==> flow/design.v <==
`timescale 1 ns/1 ns
module ALU #(parameter P_DATA = 8)(a, b, r, z);
input [P_DATA-1:0] a;
input [P_DATA-1:0] b;
output [P_DATA-1:0] r;
output z;
assign r = $signed(a) - $signed(b);
assign z = ($signed($signed(a) - $signed(b)) <= 0) ? 1 : 0;
endmodule
module CONTROLLER (clk, selop, awe, bwe, ramwe, pcwe);
input clk;
output reg selop, awe, bwe, ramwe, pcwe;
reg [1:0] state = 0;
initial begin
    selop = 0;
    awe = 0;
    bwe = 0;
    ramwe = 0;
    pcwe = 0;
end
always @(posedge clk) begin
    case (state)
        0: begin
            selop <= 0;
            awe <= 1;
            bwe <= 0;
            ramwe <= 0;
            pcwe <= 0;
        end
        1: begin
            selop <= 1;
            awe <= 0;
            bwe <= 1;
            ramwe <= 0;
            pcwe <= 0;
        end
        2: begin
            selop <= 0;
            awe <= 0;
            bwe <= 0;
            ramwe <= 1;
            pcwe <= 0;
        end
        3: begin
            selop <= 0;
            awe <= 0;
            bwe <= 0;
            ramwe <= 0;
            pcwe <= 1;
        end 
    endcase
    state = state + 1;
end
endmodule
`timescale 1 ns/1 ns
module CORE #(parameter P_ADDR = 8, P_DATA = 8, P_RAM_MEM = 256, P_ROM_MEM = 256)(clk, inp, oup);
input clk;
input [P_DATA-1:0] inp;
output [P_DATA-1:0] oup;
wire alu_zero;
wire [P_DATA-1:0] alu_a_in, alu_b_in;
wire [P_DATA-1:0] alu_result;
wire pc_write_enable;
wire [P_ADDR-1:0] pc_in;
wire [P_ADDR-1:0] pc_out;
REGISTER #(P_ADDR) pc (clk, pc_write_enable, pc_in, pc_out);
wire [3 + P_ADDR + P_ADDR + P_ADDR - 1:0] instruction;
ROM #(P_ADDR, 3 + (P_ADDR * 3), P_ROM_MEM) imem (pc_out, instruction);
wire [P_ADDR-1:0] pc_incremented;
INC #(P_DATA) pc_incrementer (pc_out, pc_incremented);
wire imm, exw, exr;
wire [P_ADDR-1:0] a_addr, b_addr, jump_target;
INDEC #(P_ADDR) instruction_decoder (instruction, imm, exw, exr, a_addr, b_addr, jump_target);
MUX #(P_DATA) pc_mux (alu_zero, pc_incremented, jump_target, pc_in);
wire selop;
wire [P_ADDR-1:0] ram_addr;
MUX #(P_DATA) ram_addr_mux (selop, a_addr, b_addr, ram_addr);
wire ram_write_enable;
wire [P_DATA-1:0] ram_data_out;
RAM #(P_ADDR, P_DATA, P_RAM_MEM) dmem (clk, ram_write_enable, ram_addr, alu_result, ram_data_out);
wire a_reg_write_enable;
wire [P_DATA-1:0] a_reg_value;
REGISTER #(P_DATA) a_reg (clk, a_reg_write_enable, ram_data_out, a_reg_value);
wire b_reg_write_enable;
wire [P_DATA-1:0] b_reg_value;
REGISTER #(P_DATA) b_reg (clk, b_reg_write_enable, ram_data_out, b_reg_value);
MUX #(P_DATA) a_mux (exr, a_reg_value, inp, alu_a_in);
MUX #(P_DATA) b_mux ((exr || exw || imm), b_reg_value, b_addr, alu_b_in);
ALU #(P_DATA) alu (alu_a_in, alu_b_in, alu_result, alu_zero);
wire [P_DATA-1:0] port_value;
MUX #(P_DATA) port_mux (exw, 8'b0, alu_result, port_value);
REGISTER #(P_DATA) port_register (clk, (ram_write_enable && exw), port_value, oup);
CONTROLLER controller(clk, selop, a_reg_write_enable, b_reg_write_enable, ram_write_enable, pc_write_enable);
endmodule
`timescale 1 ns/1 ns
module SUBLEQ(clk, inp, oup);
localparam A = 8;
localparam D = 8;
localparam I_MEM = 16; 
localparam D_MEM = 256;
input clk;
input [D-1:0] inp;
output [D-1:0] oup;
CORE #(A, D, D_MEM, I_MEM) core (clk, inp, oup);
endmodule
`timescale 1 ns/1 ns
module INC #(parameter P_DATA = 8) (d, q);
input [P_DATA-1:0] d;
output [P_DATA-1:0] q;
assign q = d + 1;
endmodule
`timescale 1 ns/1 ns
module INDEC #(parameter P_ADDR = 8)(inst, imm, exw, exr, a, b, jt);
input [3 + (P_ADDR * 3) - 1:0] inst;
output imm, exw, exr;
output [P_ADDR-1:0] a, b, jt;
assign imm = inst[P_ADDR*3+2];
assign exw = inst[P_ADDR*3+1];
assign exr = inst[P_ADDR*3];
assign a = inst[(P_ADDR*3)-1:P_ADDR*2];
assign b = inst[(P_ADDR*2)-1:P_ADDR];
assign jt = inst[P_ADDR-1:0];
endmodule
`timescale 1 ns/1 ns
module MUX #(parameter P_DATA = 8) (sel, a, b, q);
input sel;
input [P_DATA-1:0] a, b;
output [P_DATA-1:0] q;
assign q = (sel == 1) ? b : a;
endmodule 
`timescale 1 ns/1 ns
module RAM #(parameter P_ADDR = 8, P_DATA = 8, P_MEM = 256)(clk, rw, addr, din, dout);
input clk, rw;
input [P_ADDR-1:0] addr;
input [P_DATA-1:0] din;
output reg [P_DATA-1:0] dout = 0;
reg [P_DATA-1:0] storage [P_MEM-1:0];
genvar i;
generate
    for(i = 0; i < P_MEM; i = i + 1) begin
        initial storage[i] = 0;
    end
endgenerate
always @(posedge clk) begin
    if (rw) begin
        storage[addr] <= din;
    end else begin
        dout <= storage[addr];
    end
end
endmodule
module REGISTER #(parameter P_DATA = 8) (clk, we, din, dout);
input clk, we;
input [P_DATA-1:0] din;
output [P_DATA-1:0] dout;
reg [P_DATA-1:0] val = 0;
always @(posedge clk) begin
    if (we == 1) begin
        val <= din;
    end
end
assign dout = val;
endmodule
`timescale 1 ns/1 ns
module ROM #(parameter P_ADDR = 8, P_DATA = 8, P_MEM = 256)(addr, data);
input [P_ADDR-1:0] addr;
output [P_DATA-1:0] data;
reg [P_DATA-1:0] storage [P_MEM-1:0];
initial begin
    storage[0] = 27'b100000000001000001000000001;  
    storage[1] = 27'b001000001000000000000000010;  
    storage[2] = 27'b010000001000000000000000011;  
    storage[3] = 27'b000000000000000000000000011;  
    storage[4] = 27'b000000000000000000000000000; 
    storage[5] = 27'b000000000000000000000000000; 
    storage[6] = 27'b000000000000000000000000000; 
    storage[7] = 27'b000000000000000000000000000;
    storage[8] = 27'b000000000000000000000000000; 
    storage[9] = 27'b000000000000000000000000000; 
    storage[10] = 27'b000000000000000000000000000; 
    storage[11] = 27'b000000000000000000000000000;
    storage[12] = 27'b000000000000000000000000000;
    storage[13] = 27'b000000000000000000000000000;
    storage[14] = 27'b000000000000000000000000000;
    storage[15] = 27'b000000000000000000000000000;
end
assign data = storage[addr];
endmodule
== From RTL to reports: SUBLEQ ==
What the tools print for SUBLEQ, step after step.
Line numbers count from 1 in the design file above.
Library cell names are shortened.
Not given: n/a
Inputs
  top module: SUBLEQ
  clock input: clk
  standard-cell library: sky130hd
  timing corner: tt_025C_1v80

== Word level ==
Yosys after proc, flatten, opt, wreduce and memory -nomap, before mapping. Enables and synchronous resets that opt folds into registers are not counted as muxes. Memory bits, and registers merged into a memory's read port (data or address), are not among the register bits. Print and check cells are not counted. Equal cells are merged and count once.
Yosys's memory passes give these memory sizes; they may raise the number of words (mostly to a power of two), join words into wider ones and drop unused or constant bits.
Operators by class
  $add $sub $neg: 3
  $lt $le $gt $ge: 1
  equality and inequality tests: 3
  muxes and demuxes: 12
  reduce/logical cells: 9
Operator list (number)
  8-bit two-way mux: 6
  3-bit OR reduction: 4
  8-bit by 1-bit adder with 8-bit output with constant B: 1
  8-bit by 1-bit less-or-equal comparator with 1-bit output with constant B: 1
  8-bit subtractor: 1
  1-bit parallel mux with 2-bit select: 4
  2-bit == test with constant B: 2
  1-bit logical OR: 2
  2-bit by 1-bit adder with 2-bit output with constant B: 1
  2-bit by 1-bit == test with 1-bit output with constant B: 1
  2-bit zero test: 1
  1-bit two-way mux: 2
  1-bit logical AND: 1
  1-bit zero test: 1
Storage and ports
  flip-flop bits (word level): 38
  memory bits (writable): 2048
  ROM bits: 128
  clocked read ports x word width: 8
  memories: 2
  input port bits: 9
  output and inout bits: 8
  elaborated cells: 39
Memory list
  core.dmem.storage: depth 256, width 8, read ports 1, write ports 1, line 137  | reg [P_DATA-1:0] storage [P_MEM-1:0];
  core.imem.storage: depth 16, width 8, read ports 1, write ports 0, line 168  | reg [P_DATA-1:0] storage [P_MEM-1:0];

== Depth ==
Longest topological path by Yosys (ltp), each cell counted once; first at word level (registers and memories cut), then after technology mapping (sequential cells cut; the memories' decode and read muxes count).
Depth
  depth in word-level cells: 7
  ABC_AREA: 0
  gate-level depth with buffers: 14
  depth with buffers taken out: 13

== Mapped cells and area ==
The flow's flattened synthesis, as Yosys stat reports it; memories are mapped. The netlist is that of the ABC_AREA named above (0 if unset); the other value can give another one.
Totals and module areas in this step are rounded.
Mapped netlist
  cell count: 192
  cell area after synthesis: 0.00284 sq mm
  sequential part of the area: 0.00192 sq mm
  flip-flops: 66
  buffer cells: 4
Cells by type
  edfxtp_1: number 60, area in all 1.8E+03 sq um
  ha_1: number 17, area in all 212.704 sq um
  dfxtp_1: number 6, area in all 120.115 sq um
  mux2i_1: number 10, area in all 100.096 sq um
  mux2_2: number 7, area in all 78.826 sq um
  nand2_1: number 14, area in all 52.55 sq um
  o21ai_0: number 10, area in all 50.048 sq um
  inv_1: number 13, area in all 48.797 sq um
  xnor2_1: number 5, area in all 43.792 sq um
  nor2_1: number 11, area in all 41.29 sq um
  xor2_1: number 4, area in all 35.034 sq um
  a21o_1: number 3, area in all 22.522 sq um
  fa_1: number 1, area in all 20.019 sq um
  and2_1: number 3, area in all 18.768 sq um
  and3_1: number 3, area in all 18.768 sq um
  o41ai_2: number 1, area in all 16.266 sq um
  a21oi_1: number 3, area in all 15.014 sq um
  nor3_1: number 3, area in all 15.014 sq um
Other cell types: 15; their cells: 18.
The figures by module come from a second, unflattened synthesis with its own total; it is not the netlist above.
Second synthesis, totals
  cell total of the unflattened synthesis: 3772
  area (unflattened synthesis): 0.0813 sq mm
Each row is one instance without its submodules.
By module
  RAM: times used 1, cells 3545, area 0.0785 sq mm, sequential area 0.0617 sq mm
  REGISTER (P_DATA=8): times used 4, cells 8, area 0.00024 sq mm, sequential area 0.00024 sq mm
  MUX (P_DATA=8): times used 5, cells 9, area 0.000131 sq mm, sequential area 0 sq mm
  ALU (P_DATA=8): times used 1, cells 56, area 0.000392 sq mm, sequential area 0 sq mm
  ROM: times used 1, cells 35, area 0.000272 sq mm, sequential area 0 sq mm
  INDEC (P_ADDR=8): times used 1, cells 27, area 0.000203 sq mm, sequential area 0 sq mm
  CONTROLLER: times used 1, cells 13, area 0.000185 sq mm, sequential area 0.00012 sq mm
  INC (P_DATA=8): times used 1, cells 16, area 0.000116 sq mm, sequential area 0 sq mm
  CORE: times used 1, cells 3, area 0.0000175 sq mm, sequential area 0 sq mm
  SUBLEQ: times used 1, cells 0, area 0 sq mm, sequential area 0 sq mm

== Path before layout ==
OpenSTA on the mapped netlist: ideal clock, no wires. The path of least setup slack (recovery checks aside). Input and output delay are each 20% of the period. Register names are those of the netlist, which keeps one name where synthesis merged equal registers.
Timing after synthesis
  path kind: flip-flop to flip-flop
  from: register core.pc.val[0]
  to: register core.pc.val[0]
  period: 4180 ps
  library setup time: 260 ps
  launch time at the first pin: 0 ps
  arrival: 3242 ps
  required time: 3920 ps
  setup slack: 679 ps
  path delay: 3502 ps
  stages: 13
  buffers on the path: 0
  period reached after synthesis: 3501 ps
"path delay" is the arrival time less input delay plus setup time.
"stages" counts driving pins, that of a launching flip-flop among them; a cell with two outputs on the path counts twice.
"period reached after synthesis" is the clock period less the worst setup slack; recovery checks do not enter. This is arithmetic on one report: input and output delays are still those of the set period (20% each).
The rows between start and end are the longest chain of elaborated cells between them; the timing report does not say that the signal goes this way. Where chains are equally long, one stands for them.
Each line given opens the expression or statement behind the cell; cells for indexed reads and writes are added by Yosys, which also makes memories of some case tables.
A memory read counts as a cell of the chain, while the word-level depth stops at memories.
Between the ends, after synthesis
  path through: edfxtp_1 -> inv_1 -> ha_1 -> o31ai_1 -> a22o_1 -> inv_1 -> ha_1 -> nor2b_1 -> o21ai_0 -> o21ai_0 -> xor2_1 -> o41ai_2 -> mux2_2
  length of the longest elaborated chain: 8
  elaborated cells between the ends (all ways): 10
  classes of those cells: add/sub: 2; compare: 1; mux: 4; reduce/logical: 2; memory: 1
Ends and longest elaborated chain, after synthesis
  from (decl): line 156  | reg [P_DATA-1:0] val = 0;
  from (assign): line 159  | val <= din;
  memory 16 x 8 bit: line 168  | reg [P_DATA-1:0] storage [P_MEM-1:0];
  1-bit logical OR (2 in a row): line 88  | MUX #(P_DATA) b_mux ((exr || exw || imm), b_reg_value, b_addr, alu_b_in);
  8-bit two-way mux: line 129  | assign q = (sel == 1) ? b : a;
  8-bit subtractor: line 8  | assign z = ($signed($signed(a) - $signed(b)) <= 0) ? 1 : 0;
  8-bit by 1-bit less-or-equal comparator with 1-bit output: line 8
  1-bit two-way mux: line 8
  8-bit two-way mux: line 129
  to (assign): line 159
  to (decl): line 156
Some nets on the timed path still bear RTL names; the line given drives or declares the net.
Named nets, after synthesis
  core.alu.r[5]: line 7  | assign r = $signed(a) - $signed(b);

== Worst path after layout ==
Path of least setup slack in the final report of run A (OpenROAD, finished layout, wires in). Where an end is a register, its clock arrival counts in the times.
The report prints the path's times to 10 ps; the period is as set.
Timing after layout
  path kind: flip-flop to flip-flop
  from: register core.pc.val[0]
  to: register core.pc.val[1]
  period: 6130 ps
  library setup time: 240 ps
  launch time at the first pin: 330 ps
  arrival: 4190 ps
  required time: 6220 ps
  setup slack: 2030 ps
  stages: 14
  buffers on the path: 0
The rows between start and end are the longest chain of elaborated cells between them; the timing report does not say that the signal goes this way. Where chains are equally long, one stands for them.
A memory read counts as a cell of the chain, while the word-level depth stops at memories.
Between the ends, after layout
  path through: edfxtp_1 -> inv_1 -> ha_1 -> o31ai_1 -> and2_1 -> ha_1 -> fa_1 -> nand2b_1 -> a21oi_1 -> a21o_1 -> a21oi_1 -> xnor2_1 -> o41ai_2 -> mux2_2
  length of the longest elaborated chain: 8
  elaborated cells between the ends (all ways): 10
  classes of those cells: add/sub: 2; compare: 1; mux: 4; reduce/logical: 2; memory: 1
Ends and longest elaborated chain, after layout
  from (decl): line 156  | reg [P_DATA-1:0] val = 0;
  from (assign): line 159  | val <= din;
  memory 16 x 8 bit: line 168  | reg [P_DATA-1:0] storage [P_MEM-1:0];
  1-bit logical OR (2 in a row): line 88  | MUX #(P_DATA) b_mux ((exr || exw || imm), b_reg_value, b_addr, alu_b_in);
  8-bit two-way mux: line 129  | assign q = (sel == 1) ? b : a;
  8-bit subtractor: line 8  | assign z = ($signed($signed(a) - $signed(b)) <= 0) ? 1 : 0;
  8-bit by 1-bit less-or-equal comparator with 1-bit output: line 8
  1-bit two-way mux: line 8
  8-bit two-way mux: line 129
  to (assign): line 159
  to (decl): line 156
Some nets on the timed path still bear RTL names; the line given drives or declares the net.
Named nets, after layout
  core.alu.r[6]: line 7  | assign r = $signed(a) - $signed(b);

Lab notebook: SUBLEQ

2 stored runs of SUBLEQ in the flow (synthesis by Yosys, layout by OpenROAD, sky130hd cells), in arbitrary order. Constraints: input delay and output delay 20% of the set period each, output load 0.01 pF.
By "achieved clock period" is meant the clock period of the run minus its worst setup slack. This is arithmetic on one report: input and output delays are still those of the set period (20% each).
"power" rests on the timing tool's default activity at the inputs, not on a simulated workload.
The measured numbers are rounded.
[run A] settings: period_ns=6.13, CAP_MARGIN=20, CORE_MARGIN=2, CORE_UTILIZATION=40, SLEW_MARGIN=20
[run A] result: chip area after synthesis (Yosys) 0.00284 sq mm, die area 0.00779 sq mm, standard-cell area of the final layout 0.0033 sq mm, utilization 48.3 %, worst setup slack after layout 2030 ps, total negative slack 0 ps, worst hold slack 451 ps, power 0.00083 W, achieved clock period 4105 ps
[run B] settings: period_ns=6.35, CORE_UTILIZATION=60, PLACE_DENSITY_LB_ADDON=0.14, CORE_MARGIN=10, CELL_PAD_IN_SITES_DETAIL_PLACEMENT=2, GPL_TIMING_DRIVEN=1, CTS_CLUSTER_DIAMETER=278, CAP_MARGIN=10, SLEW_MARGIN=0, MIN_ROUTING_LAYER=met1
[run B] result: did not finish, placement stopped with DPL-0033
